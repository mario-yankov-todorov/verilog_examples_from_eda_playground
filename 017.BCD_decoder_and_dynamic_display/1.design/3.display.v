==> flow/design.v <==
`timescale 1ns / 1ps
module display 
  	(
		input clk, rst,
		input [15:0] data,
		output reg [3:0] ANODE,
		output reg A, B, C, D, E, F, G
	);
	parameter 				n = 6;
	reg 		[n-1:0] 	counter = 0;
	reg 		[1:0] 		select = 0;
	always @(posedge clk or posedge rst)
		if(rst)
			counter <= 0;
		else
			if(&counter)
				counter <= 0;
			else
				counter <= counter + 1;
	always @(posedge clk or posedge rst)
		if(rst)
			select <= 0;
		else
			if(&counter)
				select <= select + 1;
	reg [3:0] digit;
	always @(data or select)
		case(select)
			2'b00: digit <= data[3:0];
			2'b01: digit <= data[7:4];
			2'b10: digit <= data[11:8];
			2'b11: digit <= data[15:12];
			default: digit <= 4'b0000;
		endcase
	always @(select or rst)
		if(rst)
			ANODE <= 4'b1111;
		else
			case(select)
				2'b00: ANODE <= 4'b0111;
				2'b01: ANODE <= 4'b1011;
				2'b10: ANODE <= 4'b1101;
				2'b11: ANODE <= 4'b1110;
				default: ANODE <= 4'b1111;
			endcase
	always @(digit)
		case(digit)
			4'h0:  
				begin A<=0; B<=0; C<=0; D<=0; E<=0; F<=0; G<=1; end
			4'h1:  
				begin	A<=1; B<=0; C<=0; D<=1; E<=1; F<=1; G<=1; end
			4'h2:  
				begin A<=0; B<=0; C<=1; D<=0; E<=0; F<=1; G<=0; end
			4'h3:  
				begin A<=0; B<=0; C<=0; D<=0; E<=1; F<=1; G<=0; end
			4'h4:  
				begin A<=1; B<=0; C<=0; D<=1; E<=1; F<=0; G<=0; end
			4'h5:  
				begin A<=0; B<=1; C<=0; D<=0; E<=1; F<=0; G<=0; end
			4'h6:  
				begin A<=0; B<=1; C<=0; D<=0; E<=0; F<=0; G<=0; end
			4'h7:  
				begin A<=0; B<=0; C<=0; D<=1; E<=1; F<=1; G<=1; end
			4'h8:  
				begin A<=0; B<=0; C<=0; D<=0; E<=0; F<=0; G<=0; end
			4'h9:  
				begin A<=0; B<=0; C<=0; D<=0; E<=1; F<=0; G<=0; end
			4'ha:  
				begin A<=0; B<=0; C<=0; D<=1; E<=0; F<=0; G<=0; end
			4'hb:  
				begin A<=1; B<=1; C<=0; D<=0; E<=0; F<=0; G<=0; end
			4'hc:  
				begin A<=0; B<=1; C<=1; D<=0; E<=0; F<=0; G<=1; end
			4'hd:  
				begin A<=1; B<=0; C<=0; D<=0; E<=0; F<=1; G<=0; end
			4'he:  
				begin A<=0; B<=1; C<=1; D<=0; E<=0; F<=0; G<=0; end
			4'hf:  
				begin A<=0; B<=1; C<=1; D<=1; E<=0; F<=0; G<=0; end
			default:  
				begin A<=0; B<=0; C<=0; D<=0; E<=0; F<=0; G<=1; end
		endcase
endmodule
* Reports on display
Tool output for the design above, in the order of the flow.
Line numbers count from 1 in the design file above.
Cell names lack the library's common part.
Not given: n/a
- Top :: display
- Clock input :: clk
- Cell library :: sky130hd
- Library corner :: tt_025C_1v80

* Word level
Source: Yosys, flattened and elaborated, memories not mapped. Widths are those after wreduce; folded enables and synchronous resets count as part of the registers. Registers that Yosys merges into a memory's read port (data or address) are not register bits. Print and check cells do not count. Equal cells are merged and count once.
Yosys's memory passes give these memory sizes; they may raise the number of words (mostly to a power of two), join words into wider ones and drop unused or constant bits.
- Add/sub/neg operators :: 2
- Equal/unequal tests :: 3
- Mux-type cells :: 4
- Reduce/logical cells :: 2
** Operators with widths (number)
- 4-bit parallel mux with 4-bit select :: 2
- 6-bit by 1-bit adder with 6-bit output with constant B :: 1
- 6-bit AND reduction :: 1
- 6-bit two-way mux :: 1
- 2-bit == test with constant B :: 2
- 4-bit two-way mux :: 1
- 2-bit by 1-bit adder with 2-bit output with constant B :: 1
- 2-bit by 1-bit == test with 1-bit output with constant B :: 1
- 2-bit logical NOT :: 1
- Register bits :: 8
- Memory bits (read-only) :: 112
- Memory cells :: 1
- Input bits :: 18
- Output and inout bits :: 11
** Memories
- (no name shown) :: depth 16, width 7, read ports 1, write ports 0, line 47 : case(digit)

* Logic depth
Depth = most cells in a row (Yosys ltp): at word level without a register or memory, in the mapped netlist without a sequential cell, where the memories' decode and read muxes count.
- Depth after elaboration :: 3
- ABC_AREA :: 0
- Mapped depth :: 9
- Depth with buffers taken out :: 9

* Netlist
Yosys stat after the flow's synthesis: flattened, memories mapped to cells. It holds for the ABC_AREA given above (unset counts as 0); a run with the other value may have another netlist.
Totals and module areas in this step are rounded.
- Cells in the netlist :: 83
- Cell area after synthesis :: 753 µm²
- Flip-flop cells :: 8
** Cell types (number)
- dfrtp_1 :: 8
- ha_1 :: 11
- mux2i_1 :: 10
- nand2_1 :: 11
- inv_1 :: 10
- a222oi_1 :: 3
- xnor2_1 :: 3
- o22ai_1 :: 4
- mux2_2 :: 2
- xor2_1 :: 2
- nand3_1 :: 3
- nor2_1 :: 4
- o21ai_0 :: 3
- buf_6 :: 1
- a221o_1 :: 1
- or2_4 :: 1
- a22oi_1 :: 1
- and3_2 :: 1
Other cell types: 4; their cells: 4.

* Timing after synthesis
OpenSTA on the mapped netlist: ideal clock, no wires. The path of least setup slack (recovery checks aside). Input and output delay are each 20% of the period. Register names are those of the netlist, which keeps one name where synthesis merged equal registers.
- Path kind :: input -> output
- Start :: in data[9]
- End :: out E
- Period :: 3720 ps
- External input delay :: 744 ps
- Output delay :: 744 ps
- Data arrival time :: 2191 ps
- Required time :: 2976 ps
- Setup slack :: 785 ps
- Delay of the path :: 1447 ps
- Stages :: 7
- Path buffers :: 0
- Period reached after synthesis :: 2935 ps
"delay of the path" = arrival - input delay + setup time.
A path that ends at an output port has no setup time.
"stages": output pins that drive a net of the path, with the launching flip-flop's if there is one; two outputs of one cell count as two.
"period reached after synthesis" = period - worst setup slack (recovery checks aside). The figure is calculated, with input and output delays left at 20% of the set period.
The rows between start and end are the longest chain of elaborated cells between them; the timing report does not say that the signal goes this way. Where chains are equally long, one stands for them.
A line is the first line of the expression or statement that the cell stems from. Yosys adds cells for indexed reads and writes and turns some case tables into memories.
A memory read counts as a cell of the chain, while the word-level depth stops at memories.
- Cell sequence :: a22oi_1 > nand2_1 > mux2i_1 > inv_1 > ha_1 > or3_2 > o21ai_0
- Length of the longest elaborated chain :: 2
** RTL lines, path after synthesis
- from (decl) :: line 5 : input [15:0] data,
- 4-bit parallel mux with 4-bit select :: line 28 : case(select)
- memory 16 x 7 bit :: line 47 : case(digit)
- to (decl) :: line 7 : output reg A, B, C, D, E, F, G

==> results <==
Stored flow runs of display (2 of them; Yosys, OpenROAD, sky130hd). They differ in their settings and are not a sequence. Constraints: input delay and output delay 20% of the set period each, output load 0.01 pF.

** Record 1
- Settings :: period_ns=3.91; CORE_UTILIZATION=61; SETUP_SLACK_MARGIN=0.47; PLACE_DENSITY=0.92; HOLD_SLACK_MARGIN=0.03; CORE_ASPECT_RATIO=0.73; CELL_PAD_IN_SITES_GLOBAL_PLACEMENT=2; CELL_PAD_IN_SITES_DETAIL_PLACEMENT=2; CAP_MARGIN=25; MIN_ROUTING_LAYER=met1; CORE_MARGIN=2; SLEW_MARGIN=20
- Outcome :: no final report: floorplanning broke off with PDN-0185

** Record 2
- Settings :: period_ns=1.81; CORE_UTILIZATION=71; SETUP_SLACK_MARGIN=0.49; PLACE_DENSITY_LB_ADDON=0.02; TNS_END_PERCENT=80; ABC_AREA=1; GPL_TIMING_DRIVEN=1; SLEW_MARGIN=15; MIN_ROUTING_LAYER=met1; CAP_MARGIN=20; CORE_MARGIN=2
- Outcome :: no final report: placement broke off with FLW-0024
